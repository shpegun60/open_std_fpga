==> flow/design.v <==
module std_8b10b_encode
(
	input		clk,
	input		nreset,
	input		ksel,
	input [7:0] 	data_in,
	input		disp_in,
	output		RD_out,
	output	[9:0] 	data_out
);
logic 		ksel_latch;
logic 		disparity_latch;
logic [7:0]	data_in_latch;
logic [9:0]	data_out_latch;
logic 		RD_latch;
logic [9:0]	data_out_wire;
logic		disparity;
logic [7:0]	TXD;
logic		K;
logic [9:0]	code_group;
logic 	[4:0] TXD_5;
logic 	[2:0] TXD_3;
logic 	A,B,C,D,E,F,G,H;
logic 	a,b,c,d,e,i_rdp,i_rdn,f,g,h,j;
logic 	NA,NB,NC,ND,NE;
logic 	[2:0] bit6_disp;
logic 	[2:0] bit4_disp;
logic	[5:0] code_6b;
logic	[3:0] code_4b;
logic	bit_6rd;
logic	bit_4rd;
logic 	invert_6;
logic	invert_4;	
logic	invert_3b4;
logic	spe_4bp, spe_4bn;
logic	k_j;
logic	k_i;
logic RD;
logic NF;
logic NG;
logic NH;
assign RD_out 		= RD_latch;
assign data_out 	= data_out_latch;
assign TXD 		= data_in_latch;
assign K 		= ksel_latch;
assign disparity 	= disparity_latch;
assign data_out_wire 	= code_group;
assign code_group = {code_6b,code_4b};
assign TXD_5 = TXD[4:0];
assign TXD_3 = TXD[7:5];
assign k_i = (TXD[4:0] == 5'b11100); 
assign k_j = (TXD[7:5] == 3'b111);
assign invert_6 = ((TXD_5 == 'd0) | (TXD_5 == 'd1) | (TXD_5 == 'd2) | (TXD_5 == 'd4) | (TXD_5 == 'd7) | (TXD_5 == 'd8) 
		| (TXD_5 == 'd15) | (TXD_5 == 'd16) | (TXD_5 == 'd23) | (TXD_5 == 'd24) | (TXD_5 == 'd27) | 
		(TXD_5 == 'd29) | (TXD_5 == 'd30) | (TXD_5 == 'd31));  
assign invert_4 = ((TXD_3 == 'd0) | (TXD_3 == 'd3) | (TXD_3 == 'd4) | (TXD_3 == 'd7));
assign invert_3b4 = ((TXD_5 == 'd0) | (TXD_5 == 'd1) | (TXD_5 == 'd2) | (TXD_5 == 'd4) | (TXD_5 == 'd8) | 
		    (TXD_5 == 'd15) | (TXD_5 == 'd16) | (TXD_5 == 'd23) | (TXD_5 == 'd24) | (TXD_5 == 'd27) |
		    (TXD_5 == 'd29) | (TXD_5 == 'd30) | (TXD_5 == 'd31)); 
assign spe_4bp = ((TXD == 'hEB) | (TXD == 'hED) | (TXD == 'hEE));
assign spe_4bn = ((TXD == 'hF1) | (TXD == 'hF2) | (TXD == 'hF4));
assign bit6_disp = (code_6b[5] + code_6b[4] + code_6b[3] + code_6b[2] + code_6b[1] + code_6b[0]);
assign bit4_disp = (code_4b[3] + code_4b[2] + code_4b[1] + code_4b[0]);
assign bit_6rd = (bit6_disp > 'd3) & (bit6_disp != 'd3);
assign bit_4rd = (bit4_disp > 'd2) & (bit4_disp != 'd2);
assign RD = (bit6_disp == 'd3 & bit4_disp == 'd2) ? disparity : ((bit4_disp == 'd2) ? bit_6rd : bit_4rd); 
assign code_6b[5] = K ? (disparity ? NA : A ):
	                ((disparity & invert_6) ? ~a : a);
assign code_6b[4] = K ? (disparity ? NB : B) : 
                        ((disparity & invert_6) ? ~b : b);
assign code_6b[3] = K ? (disparity ? NC : C) : 
			((disparity & invert_6) ? ~c : c);
assign code_6b[2] = K ? (disparity ? ND : D) : 
			((disparity & invert_6) ? ~d : d);
assign code_6b[1] = K ? (disparity ? NE : E) : 
			((disparity & invert_6) ? ~e : e);
assign code_6b[0] = K ? (disparity ? ~k_i : k_i) : 
			((disparity & invert_6) ? i_rdp: i_rdn);
assign code_4b[3] = (disparity)  ? ((k_j & K) ? 'b0 : (K ? ~f : (spe_4bp ? 'b1 : ((invert_4) ? (invert_3b4 ? ~f : f): f)))) :
				   ((k_j & K) ? 'b1 : (K ? f :(spe_4bn ? 'b0 :((invert_4) ? (invert_3b4 ? f : ~f) : f))));
assign code_4b[2] = (disparity)  ? ((k_j & K) ? 'b1 : (K ? ~g :(spe_4bp ? 'b0 : ((invert_4) ? (invert_3b4 ? ~g : g) : g)))) : 
                                   ((k_j & K) ? 'b0 : (K ? g  :(spe_4bn ? 'b1 :((invert_4) ? (invert_3b4 ? g : ~g)  : g))));
assign code_4b[1] = (disparity)  ? ((k_j & K) ? 'b1 : (K ? ~h :(spe_4bp ? 'b0 : ((invert_4) ? (invert_3b4? ~h : h) : h)))) : 
				   ((k_j & K) ? 'b0 : (K ? h  :(spe_4bn ? 'b1 :((invert_4) ? (invert_3b4 ? h : ~h) : h))));
assign code_4b[0] = (disparity)  ? ((k_j & K) ? 'b1 : (K ? ~j :(spe_4bp ? 'b0 : ((invert_4) ? (invert_3b4 ? ~j : j): j)))) : 
                                   ((k_j & K) ? 'b0 : (K ? j :(spe_4bn ? 'b1 :((invert_4) ? (invert_3b4 ? j : ~j) : j))));
assign A = TXD[0];
assign B = TXD[1];
assign C = TXD[2];
assign D = TXD[3];
assign E = TXD[4];
assign F = TXD[5];
assign G = TXD[6];
assign H = TXD[7];
assign NA = ~A;
assign NB = ~B;
assign NC = ~C;
assign ND = ~D;
assign NE = ~E;
assign NF = ~F;
assign NG = ~G;
assign NH = ~H;
assign a = (E & A) | (NE & ND & NB & NA) | (NE & D & NB & A) | (NE & ND & B & A) | (NE & ND & NC & B)
                    | (C & NB & A) | (NC & B & A) | (NC & NB & D);
assign b = (E & B & NA) | (ND & B & A)| (NE & D & B) |(D & NC & B) 
                    |(NE & C & B) |(NE & ND & C & NA) |(NE & ND & NC & A) |(NC & NB & NA & D) |(NC & NB & NA & E) ; 
assign c = (NE & ND & B & NA) | (NE & ND & NB & A) | 
                    (NE & D & NB & NA) | (E & ND & NB & NA) | (NE & ND & C & B) | (E & C & B)  | (C & NB & A) | (E & C & NB) | (C & B & NA);
assign d = (NE & ND & NB & NA) | (NE & ND & NC & NB) | (NE & NC & B & NA) | (D & NB & A) | (D & B & NA) 
			| (NE & D & B) | (E & D & NC & B) | (D & C & NB & NA);
assign e = E | (ND & NC & NB & NA) | (D & C & B & A);
assign i_rdn = (NE & NB & NA) | (ND & NB & NA) | (NE & ND & B & NA) | (NE & ND & NB) | (D & C & B & A) 
		    | (ND & NC & NA) | (E & ND & NC & NB) | (NE & NC & NB & A) | (NC & NB & NA) | (NE & ND & NC) | (NE & NC & B & NA);
assign i_rdp = (NE & ND & ((B & A) | (C & B) | (C & A))) | (NC & B & NA & (E ^ D)) | (E & D & C & (B ^ A)) | (E & ND & C & ((B & A) | (NB & NA)))
		| (NE & D & NC & NB & A) | (E & D & NC & B & A) | (E & ND & NC & NB & A) | (NE & D & C & NB & NA);
assign f = (NG & F);
assign g = (NF & (NH | G));
assign h = (H & (NG | NF)) | (NH & G & F);
assign j = (NH & (F | G)) | (G & F);
always_ff @(posedge clk, negedge nreset) begin
	if(~nreset) begin
		ksel_latch <= 1'd0;
		disparity_latch <= 1'd0;
		data_in_latch <= 8'd0;
		RD_latch	<= 1'd0;
		data_out_latch <= 10'd0;
	end else begin
		ksel_latch <= ksel;
		data_in_latch <= data_in;
		disparity_latch <= disp_in;
		RD_latch <= RD;
		data_out_latch <= data_out_wire;
	end
end
endmodule
[Tool chain data of std_8b10b_encode]
Tool output for the design above, in the order of the flow.
Lines are those of the file above, counted from 1.
The mark n/a stands for no value.
Inputs
  top module: std_8b10b_encode
  clock port: clk
  standard-cell library: sky130hd
  library corner: tt_025C_1v80

[After elaboration]
Yosys after proc, flatten, opt, wreduce and memory -nomap, before mapping. Enables and synchronous resets that opt folds into registers are not counted as muxes. Memory bits, and registers merged into a memory's read port (data or address), are not among the register bits. Print and check cells are not counted. Equal cells are merged and count once.
Word-level totals
  register bits: 21
  latch bits: 0
  RAM bits: 0
  bits in read-only memories: 0
  clocked read ports x word width: 0
  memories: 0
  input bits: 12
  output and inout port bits: 11
Operators by class
  $add $sub $neg: 8
  multipliers: 0
  div/mod/pow operators: 0
  $lt $le $gt $ge: 2
  equal/unequal tests: 27
  shifts and indexed selects: 0
  muxes and demuxes: 64
  bitwise operators: 208
  reductions and logical operators: 2
Operators with widths (count)
  AND 1 bit: 102
  OR 1 bit: 86
  2-to-1 mux 1 bit: 64
  equality test 8 bit (second input constant): 6
  equality test 5 bit (second input constant): 8
  NOT 1 bit: 18
  adder 3 x 1 -> 3 bit: 4
  equality test 5 x 3 -> 1 bit (second input constant): 2
  equality test 5 x 4 -> 1 bit (second input constant): 2
  equality test 3 x 2 -> 1 bit (second input constant): 3
  adder 2 x 1 -> 3 bit: 2
  greater-than comparator 3 x 2 -> 1 bit (second input constant): 2
  != test 3 x 2 -> 1 bit (second input constant): 2
  equality test 3 bit (second input constant): 2
  equality test 5 x 1 -> 1 bit (second input constant): 1
  equality test 5 x 2 -> 1 bit (second input constant): 1
  logical NOT 5 bit: 1
  adder 1 x 1 -> 2 bit: 2
  logical NOT 3 bit: 1
  XOR 1 bit: 2

[Longest topological paths]
Longest topological path by Yosys (ltp), each cell counted once; first at word level (registers and memories cut), then after technology mapping (sequential cells cut; the memories' decode and read muxes count).
Logic depth
  depth after elaboration: 26
  ABC_AREA: 0
  mapped depth: 17
  mapped depth without buffers: 16

[Netlist]
Source: synth_stat.txt of the flow (Yosys; design flattened, memories mapped). It holds for the ABC_AREA given above (unset counts as 0); a run with the other value may have another netlist.
Mapped netlist
  cell count: 211
  chip area (Yosys): 1829.3 µm²
  mapped flip-flops: 21
  buffer cells: 12
Cell types
  sky130_fd_sc_hd__dfrtp_1: count 21, area in all 525.504 µm²
  sky130_fd_sc_hd__ha_1: count 15, area in all 187.68 µm²
  sky130_fd_sc_hd__a21oi_1: count 18, area in all 90.086 µm²
  sky130_fd_sc_hd__fa_1: count 4, area in all 80.077 µm²
  sky130_fd_sc_hd__mux2i_1: count 7, area in all 70.067 µm²
  sky130_fd_sc_hd__nand2_1: count 16, area in all 60.058 µm²
  sky130_fd_sc_hd__inv_1: count 15, area in all 56.304 µm²
  sky130_fd_sc_hd__nor2_1: count 15, area in all 56.304 µm²
  sky130_fd_sc_hd__o21ai_0: count 11, area in all 55.053 µm²
  sky130_fd_sc_hd__a31oi_1: count 5, area in all 31.28 µm²
  sky130_fd_sc_hd__nand3_1: count 6, area in all 30.029 µm²
  sky130_fd_sc_hd__a221oi_1: count 3, area in all 26.275 µm²
  sky130_fd_sc_hd__nor2b_1: count 4, area in all 25.024 µm²
  sky130_fd_sc_hd__nor3_1: count 5, area in all 25.024 µm²
  sky130_fd_sc_hd__o22ai_1: count 4, area in all 25.024 µm²
  sky130_fd_sc_hd__buf_4: count 3, area in all 22.522 µm²
  sky130_fd_sc_hd__mux2_2: count 2, area in all 22.522 µm²
  sky130_fd_sc_hd__o21bai_1: count 3, area in all 22.522 µm²
Not listed: further types 37, cells in them 54.

[Worst setup path after synthesis]
Source: OpenSTA report_checks on the synthesized netlist (no wires, ideal clock, input and output delay 20% of the period each), path of least setup slack; recovery checks are left aside. Register names are those of the netlist, which keeps one name where synthesis merged equal registers.
Timing path after synthesis
  kind: flip-flop to flip-flop
  start point: register data_in_latch[4]
  end point: register RD_latch
  period: 5.05 ns
  time at the first pin: 0.000 ns
  arrival: 3.824 ns
  required time: 4.920 ns
  path slack: 1.096 ns
  path delay: 3.954 ns
  driving pins on the path: 17
  path buffers: 1
  synthesis period reached: 3.954 ns
"path delay" = arrival - input delay + setup time.
"driving pins on the path": output pins that drive a net of the path, with the launching flip-flop's if there is one; two outputs of one cell count as two.
"synthesis period reached" = period - worst setup slack (recovery checks aside). The figure is calculated, with input and output delays left at 20% of the set period.
On the way, after synthesis
  cells stage by stage: sky130_fd_sc_hd__dfrtp_1 sky130_fd_sc_hd__buf_2 sky130_fd_sc_hd__inv_1 sky130_fd_sc_hd__ha_1 sky130_fd_sc_hd__a31oi_1 sky130_fd_sc_hd__a21boi_0 sky130_fd_sc_hd__o21bai_1 sky130_fd_sc_hd__a2111oi_0 sky130_fd_sc_hd__a211oi_1 sky130_fd_sc_hd__fa_1 sky130_fd_sc_hd__inv_1 sky130_fd_sc_hd__fa_1 sky130_fd_sc_hd__inv_1 sky130_fd_sc_hd__ha_1 sky130_fd_sc_hd__fa_1 sky130_fd_sc_hd__a31oi_1 sky130_fd_sc_hd__mux2i_1
  elaborated cells between the ends (all ways): 239
  those cells by class: add/sub: 8; compare: 2; eq/ne: 24; mux: 60; logic: 144; reduce/logical: 1
RTL lines, path after synthesis
  start: declaration: line 13  | logic [7:0] data_in_latch;
  start: assignment: line 124  | data_in_latch <= 8'd0;
  start: assignment: line 129  | data_in_latch <= data_in;
  end: assignment: line 125  | RD_latch <= 1'd0;
  end: assignment: line 131  | RD_latch <= RD;
  end: declaration: line 15  | logic RD_latch;
Chain of elaborated cells between the ends: none given.
Some nets on the timed path still bear RTL names; the line given drives or declares the net.
Named nets, after synthesis
  code_6b[0]: line 77  | assign code_6b[0] = K ? (disparity ? ~k_i : k_i) :

[Timing after layout]
Path of least setup slack in the final report of stored run 1 (OpenROAD, finished layout, wires in). Where an end is a register, its clock arrival counts in the times.
Timing path post-layout
  kind: flip-flop to flip-flop
  start point: register data_in_latch[1]
  end point: register RD_latch
  period: 7.15 ns
  time at the first pin: 0.27 ns
  arrival: 5.30 ns
  required time: 7.30 ns
  path slack: 2.01 ns
  driving pins on the path: 17
  path buffers: 0
On the way, post-layout
  cells stage by stage: sky130_fd_sc_hd__dfrtp_1 sky130_fd_sc_hd__inv_1 sky130_fd_sc_hd__ha_1 sky130_fd_sc_hd__or2_1 sky130_fd_sc_hd__a21oi_1 sky130_fd_sc_hd__o2111ai_1 sky130_fd_sc_hd__a21oi_1 sky130_fd_sc_hd__a31oi_1 sky130_fd_sc_hd__and3_1 sky130_fd_sc_hd__fa_1 sky130_fd_sc_hd__inv_1 sky130_fd_sc_hd__fa_1 sky130_fd_sc_hd__inv_1 sky130_fd_sc_hd__ha_1 sky130_fd_sc_hd__fa_1 sky130_fd_sc_hd__a31oi_1 sky130_fd_sc_hd__mux2i_1
  elaborated cells between the ends (all ways): 252
  those cells by class: add/sub: 8; compare: 2; eq/ne: 24; mux: 60; logic: 157; reduce/logical: 1
RTL lines, path post-layout
  start: declaration: line 13  | logic [7:0] data_in_latch;
  start: assignment: line 124  | data_in_latch <= 8'd0;
  start: assignment: line 129  | data_in_latch <= data_in;
  end: assignment: line 125  | RD_latch <= 1'd0;
  end: assignment: line 131  | RD_latch <= RD;
  end: declaration: line 15  | logic RD_latch;
Chain of elaborated cells between the ends: none given.
Some nets on the timed path still bear RTL names; the line given drives or declares the net.
Named nets, post-layout
  code_6b[3]: line 71  | assign code_6b[3] = K ? (disparity ? NC : C) :

FLOW RESULTS
============

Settings and measured results of 2 stored flow runs for module std_8b10b_encode (sky130hd), not sorted in any way. The constraints put input and output delay at 20% of the set period each and load the outputs with 0.01 pF.
"achieved clock period (ns)" is the run's clock period less its worst setup slack. It is reckoned from that one timing run; input and output delays stay at 20% of the period that was set.
"worst setup path time (ns)" is the time allowed to the run's worst setup path (the clock period less input and output delay, where it has them) less its slack. Clock arrival times count: a late capture clock shortens it, a late launch clock lengthens it.
"finish__power__total" is the tool's figure for a default switching activity; nothing was simulated.

settings of stored run 1
{
  "period_ns": 7.15,
  "CORE_UTILIZATION": 58,
  "SETUP_SLACK_MARGIN": 0.37,
  "PLACE_DENSITY_LB_ADDON": 0.1,
  "CORE_ASPECT_RATIO": 1.96,
  "CORE_MARGIN": 5,
  "CELL_PAD_IN_SITES_DETAIL_PLACEMENT": 1,
  "ABC_AREA": 0,
  "GPL_ROUTABILITY_DRIVEN": 0,
  "CAP_MARGIN": 15,
  "MIN_ROUTING_LAYER": "met2",
  "MAX_ROUTING_LAYER": "met4",
  "SLEW_MARGIN": 20
}
report of stored run 1
yosys chip area after synthesis (um^2): 1829.3
finish__design__die__area: 4441.2
finish__design__instance__area__stdcell: 2064.5
finish__design__instance__utilization: 0.6773
finish__timing__setup__ws: 2.006
finish__timing__setup__tns: 0.000
finish__timing__hold__ws: 0.775
finish__power__total: 4.035e-04
achieved clock period (ns): 5.144
worst setup path time (ns): 5.14
worst setup path kind: flip-flop to flip-flop

settings of stored run 2
{
  "period_ns": 5.66,
  "CORE_UTILIZATION": 52,
  "SETUP_SLACK_MARGIN": -0.3,
  "PLACE_DENSITY_LB_ADDON": 0.13,
  "HOLD_SLACK_MARGIN": 0.19,
  "CORE_ASPECT_RATIO": 1.73,
  "CORE_MARGIN": 5,
  "CELL_PAD_IN_SITES_DETAIL_PLACEMENT": 2,
  "GPL_TIMING_DRIVEN": 1,
  "GPL_ROUTABILITY_DRIVEN": 0,
  "CTS_CLUSTER_SIZE": 45,
  "SLEW_MARGIN": 0,
  "CAP_MARGIN": 20
}
report of stored run 2: did not finish, place, DPL-0033
